==> flow/design.v <==
`timescale 1ns / 1ps
module m_axi (
    input  wire        i_clk,
    input  wire        i_resetn,
    input  wire        i_wr,
    input  wire [31:0] i_din,
    input  wire [ 3:0] i_strb,
    input  wire [31:0] i_addrin,
    output reg         m_axi_awvalid,
    input  wire        m_axi_awready,
    output reg  [31:0] m_axi_awaddr,
    output reg         m_axi_wvalid,
    input  wire        m_axi_wready,
    output reg  [31:0] m_axi_wdata,
    output reg  [ 3:0] m_axi_wstrb,
    input  wire        m_axi_bvalid,
    output reg         m_axi_bready,
    input  wire [ 1:0] m_axi_bresp
);
  initial begin
    m_axi_awvalid = 0;
    m_axi_wvalid  = 0;
    m_axi_bready  = 0;
    m_axi_awaddr  = 0;
    m_axi_wdata   = 0;
    m_axi_wstrb   = 0;
  end
  always @(posedge i_clk) begin
    if (i_resetn == 1'b0) begin
      m_axi_awvalid <= 0;
      m_axi_wvalid  <= 0;
      m_axi_bready  <= 0;
    end else if (m_axi_bready) begin
      if (m_axi_awready) m_axi_awvalid <= 0;
      if (m_axi_wready)  m_axi_wvalid  <= 0;
      if (m_axi_bvalid)  m_axi_bready  <= 0;
    end else if (i_wr) begin
      m_axi_awvalid <= 1;
      m_axi_wvalid  <= 1;
      m_axi_bready  <= 1;
    end
  end
  always @(posedge i_clk) begin
    if (i_resetn == 1'b0)
      m_axi_awaddr <= 0;
    else if (i_wr)
      m_axi_awaddr <= i_addrin;
    else if (m_axi_awvalid && m_axi_awready)
      m_axi_awaddr <= 0;
  end
  always @(posedge i_clk) begin
    if (i_resetn == 1'b0) begin
      m_axi_wdata <= 0;
      m_axi_wstrb <= 0;
    end else if (i_wr) begin
      m_axi_wdata <= i_din;
      m_axi_wstrb <= i_strb;
    end else if (m_axi_wvalid && m_axi_wready) begin
      m_axi_wdata <= 0;
      m_axi_wstrb <= 0;
    end
  end
endmodule
module s_axi (
    input  wire        i_clk,
    input  wire        i_resetn,
    input  wire        s_axi_awvalid,
    output reg         s_axi_awready,
    input  wire [31:0] s_axi_awaddr,
    input  wire        s_axi_wvalid,
    output reg         s_axi_wready,
    input  wire [31:0] s_axi_wdata,
    input  wire [ 3:0] s_axi_wstrb,
    output reg         s_axi_bvalid,
    input  wire        s_axi_bready,
    output reg  [ 1:0] s_axi_bresp
);
  reg [31:0] addr_in;
  reg        valid_a;
  reg [31:0] data_in;
  reg        valid_d;
  reg [31:0] mem [0:15];
  integer j;
  initial begin
    s_axi_awready = 0;
    s_axi_wready  = 0;
    s_axi_bvalid  = 0;
    s_axi_bresp   = 0;
    addr_in       = 0;
    valid_a       = 0;
    data_in       = 0;
    valid_d       = 0;
    for (j = 0; j < 16; j = j + 1) begin
      mem[j] = 0;
    end
  end
  always @(posedge i_clk) begin
    if (i_resetn == 1'b0)
      s_axi_awready <= 0;
    else if (s_axi_awready)
      s_axi_awready <= 0;
    else if (s_axi_awvalid)
      s_axi_awready <= 1;
  end
  always @(posedge i_clk) begin
    if (i_resetn == 1'b0)
      s_axi_wready <= 0;
    else if (s_axi_wready)
      s_axi_wready <= 0;
    else if (s_axi_wvalid)
      s_axi_wready <= 1;
  end
  always @(posedge i_clk) begin
    if (i_resetn == 1'b0) begin
      addr_in <= 0;
      valid_a <= 0;
    end else if (s_axi_bvalid) begin
      addr_in <= 0;
      valid_a <= 0;
    end else if (s_axi_awvalid) begin
      addr_in <= s_axi_awaddr;
      valid_a <= 1;
    end
  end
  always @(posedge i_clk) begin
    if (i_resetn == 1'b0) begin
      data_in <= 0;
      valid_d <= 0;
    end else if (s_axi_bvalid) begin
      data_in <= 0;
      valid_d <= 0;
    end else if (s_axi_wvalid) begin
      data_in <= s_axi_wdata;
      valid_d <= 1;
    end
  end
  always @(posedge i_clk) begin
    if (i_resetn == 1'b0) begin
      for (j = 0; j < 16; j = j + 1) begin
        mem[j] <= 0;
      end
    end else if (valid_a && valid_d && addr_in <= 15) begin
      mem[addr_in] <= data_in;
    end
  end
  always @(posedge i_clk) begin
    if (i_resetn == 1'b0) begin
      s_axi_bvalid <= 0;
      s_axi_bresp  <= 0;
    end else if (valid_a && valid_d && !s_axi_bvalid) begin
      s_axi_bvalid <= 1;
      if (addr_in <= 15)
        s_axi_bresp <= 2'b00;   
      else
        s_axi_bresp <= 2'b11;   
    end else if (s_axi_bvalid) begin
      s_axi_bvalid <= 0;
      s_axi_bresp  <= 0;
    end
  end
endmodule
== Reports on s_axi ==
What the tools print for s_axi, step after step.
Lines are those of the file above, counted from 1.
Operators: Yosys type, input widths -> output width; for muxes data width and select width s.
Cell names lack the library's common part.
The mark - stands for no value.

* Design top: s_axi
* Clock input: i_clk
* Standard-cell library: sky130hd
* Timing corner: tt_025C_1v80

== Word level ==
Yosys after proc, flatten, opt, wreduce and memory -nomap, before mapping. Memory bits, and registers merged into a memory's read port (data or address), are not among the register bits. Print and check cells are not counted. Equal cells are merged and count once.

* Cells after elaboration: 22
* Output and inout bits: 5
* ROM bits: 0
* Memories: 0
* Bits in latches: 0
* Clocked read ports x word width: 0
* RAM bits: 0
* Bits in registers: 39

* Reductions and logical operators: 7
* $mul: 0
* Bitwise operators: 1
* Eq/ne operators: 0
* Div/mod/pow operators: 0
* Add/sub/neg operators: 0
* Shifts and indexed selects: 0
* Mux-type cells: 6
* Magnitude comparators: 1

{| class="wikitable"
|+ Operators by type and width
! operator !! number
|-
| $le 32x4->1 const B || 1
|-
| $reduce_or 2->1 || 3
|-
| $mux 2 || 3
|-
| $mux 1 || 3
|-
| $logic_and 1x1->1 || 2
|-
| $reduce_bool 2->1 || 1
|-
| $not 1->1 || 1
|-
| $logic_not 1->1 || 1
|}

== Logic depth ==
Longest topological path by Yosys (ltp), each cell counted once; first at word level (registers and memories cut), then after technology mapping (sequential cells cut; the memories' decode and read muxes count).

* Depth in word-level cells: 3
* ABC_AREA: 0
* Depth in mapped cells: 4
* Mapped depth without buffers: 3

== Mapped cells and area ==
Source: synth_stat.txt of the flow (Yosys; design flattened, memories mapped). It holds for the ABC_AREA given above (unset counts as 0); a run with the other value may have another netlist.

{| class="wikitable"
|+ Cells by type
! cell !! number
|-
| dfxtp_1 || 34
|-
| mux2i_1 || 28
|-
| nor2_1 || 34
|-
| nor4_2 || 4
|-
| buf_6 || 4
|-
| buf_2 || 4
|-
| nor4_1 || 3
|-
| nand4_1 || 2
|-
| and3b_1 || 1
|-
| buf_4 || 1
|-
| o21a_1 || 1
|-
| and2_1 || 1
|-
| nand2b_1 || 1
|-
| nor2b_1 || 1
|-
| a21oi_1 || 1
|-
| nand2_1 || 1
|}

* Area of sequential cells: 680.7 um^2
* Mapped cells: 121
* Buffer cells: 9
* Mapped flip-flops: 34
* Cell area after synthesis: 1286.2 um^2

== Path before layout ==
Path of least setup slack by OpenSTA after synthesis, without wires, with an ideal clock, recovery checks aside; 20% of the period is set as input and as output delay. Where synthesis merged equal registers, the netlist keeps one of their names.

* Kind: input-to-reg
* From: input port s_axi_awvalid
* To: register addr_in[16]
* Stages: 4
* Period: 1860 ps
* Launch time at the first pin: 372 ps
* Delay of the path: 606 ps
* Buffers on the path: 2
* Setup time: 117 ps
* Slack: 882 ps
* Data arrival time: 861 ps
* Synthesis period reached: 978 ps

"delay of the path" is the arrival time less input delay plus setup time.
"stages": output pins that drive a net of the path, with the launching flip-flop's if there is one; two outputs of one cell count as two.
"synthesis period reached" is the clock period less the worst setup slack; recovery checks do not enter. This is arithmetic on one report: input and output delays are still those of the set period (20% each).
At most two assigning lines are given for a register; there are more.

* Cells stage by stage: buf_6 buf_6 mux2i_1 nor2_1

{| class="wikitable"
|+ RTL lines, path after synthesis
! item !! line !! text
|-
| from (decl) || 67 || <nowiki>input  wire        s_axi_awvalid,</nowiki>
|-
| to (assign) || 115 || <nowiki>addr_in <= 0;</nowiki>
|-
| to (assign) || 121 || <nowiki>addr_in <= s_axi_awaddr;</nowiki>
|-
| to (decl) || 78 || <nowiki>reg [31:0] addr_in;</nowiki>
|}

No chain of elaborated cells between the ends is given.

== Path in the finished layout ==
From the final timing report of entry A: the path of least setup slack in the routed layout; clock arrival at registers is part of the times.
The report prints the path's times to 10 ps; the period is as set.

* Kind: reg-to-reg
* From: register addr_in[8]
* To: register s_axi_bresp[0]
* Setup time: 100 ps
* Period: 754 ps
* Data arrival time: 1270 ps
* Launch time at the first pin: 320 ps
* Buffers on the path: 0
* Slack: -300 ps
* Stages: 4

Between the ends stands the longest chain of elaborated cells between them, by number of cells; it is not shown to be the way that was timed. Of several equally long chains one is given.
A line is the first line of the expression or statement that the cell stems from. Yosys adds cells for indexed reads and writes and turns some case tables into memories.
At most two assigning lines are given for a register; there are more.

* Cells stage by stage: dfxtp_2 nor4_4 nand4_1 o21a_1
* Cells in the longest elaborated chain: 3
* Elaborated cells on any way between the ends: 3
* Classes of those cells: compare (1); mux (2)

{| class="wikitable"
|+ RTL lines, path after layout
! item !! line !! text
|-
| from (decl) || 78 || <nowiki>reg [31:0] addr_in;</nowiki>
|-
| from (assign) || 115 || <nowiki>addr_in <= 0;</nowiki>
|-
| from (assign) || 121 || <nowiki>addr_in <= s_axi_awaddr;</nowiki>
|-
| $le 32x4->1 || 152 || <nowiki>if (addr_in <= 15)</nowiki>
|-
| $mux 2 || 152 ||
|-
| $mux 2 || 150 || <nowiki>end else if (valid_a && valid_d && !s_axi_bvalid) begin</nowiki>
|-
| to (assign) || 149 || <nowiki>s_axi_bresp  <= 0;</nowiki>
|-
| to (assign) || 153 || <nowiki>s_axi_bresp <= 2'b00;</nowiki>
|-
| to (decl) || 76 || <nowiki>output reg  [ 1:0] s_axi_bresp</nowiki>
|}

Wiki page: s_axi / flow data

Stored flow runs of s_axi (2 of them; Yosys, OpenROAD, sky130hd). They differ in their settings and are not a sequence. Constraints: input delay and output delay 20% of the set period each, output load 0.01 pF.
"reached clock period" means the clock period less the worst setup slack. The figure is calculated, with input and output delays left at 20% of the set period.
"time used up by the worst setup path" means the part of the period allowed to the worst setup path (the constraints hold back 20% at inputs and 20% at outputs) less its slack; where the path has registers, the arrival times of their clocks count too.
"total power of the final layout" is the tool's figure for a default switching activity; nothing was simulated.
"time used up by the worst setup path" is known to 10 ps.

=== Entry A ===
{| class="wikitable"
! Setting !! Value
|-
| period_ns || 0.754
|-
| CAP_MARGIN || 20
|-
| CORE_MARGIN || 2
|-
| CORE_UTILIZATION || 40
|-
| SLEW_MARGIN || 20
|-
! Result !! Value
|-
| Reached clock period || 1056 ps
|-
| Time used up by the worst setup path || 1060 ps
|-
| Kind of the worst setup path || reg-to-reg
|-
| Netlist area reported by Yosys || 1286.2 um^2
|-
| Full die area || 3685.1 um^2
|-
| Setup slack of the worst path || -302 ps
|-
| Standard-cell area after layout || 2010.7 um^2
|-
| Final design utilization || 0.659
|-
| Total negative slack on setup checks || -4530 ps
|-
| Total power of the final layout || 3.590 mW
|-
| Worst hold slack in the final report || 331 ps
|}

=== Entry B ===
{| class="wikitable"
! Setting !! Value
|-
| period_ns || 0.738
|-
| CORE_UTILIZATION || 23
|-
| PLACE_DENSITY_LB_ADDON || 0.01
|-
| CORE_ASPECT_RATIO || 0.86
|-
| CELL_PAD_IN_SITES_GLOBAL_PLACEMENT || 3
|-
| CELL_PAD_IN_SITES_DETAIL_PLACEMENT || 1
|-
| GPL_ROUTABILITY_DRIVEN || 0
|-
| SLEW_MARGIN || 20
|-
| CAP_MARGIN || 20
|-
| CORE_MARGIN || 2
|-
! Result !! Value
|-
| Reached clock period || 1127 ps
|-
| Time used up by the worst setup path || 1130 ps
|-
| Kind of the worst setup path || reg-to-reg
|-
| Netlist area reported by Yosys || 1286.2 um^2
|-
| Full die area || 6208.3 um^2
|-
| Setup slack of the worst path || -389 ps
|-
| Standard-cell area after layout || 2208.4 um^2
|-
| Final design utilization || 0.406
|-
| Total negative slack on setup checks || -5785 ps
|-
| Total power of the final layout || 4.279 mW
|-
| Worst hold slack in the final report || 267 ps
|}
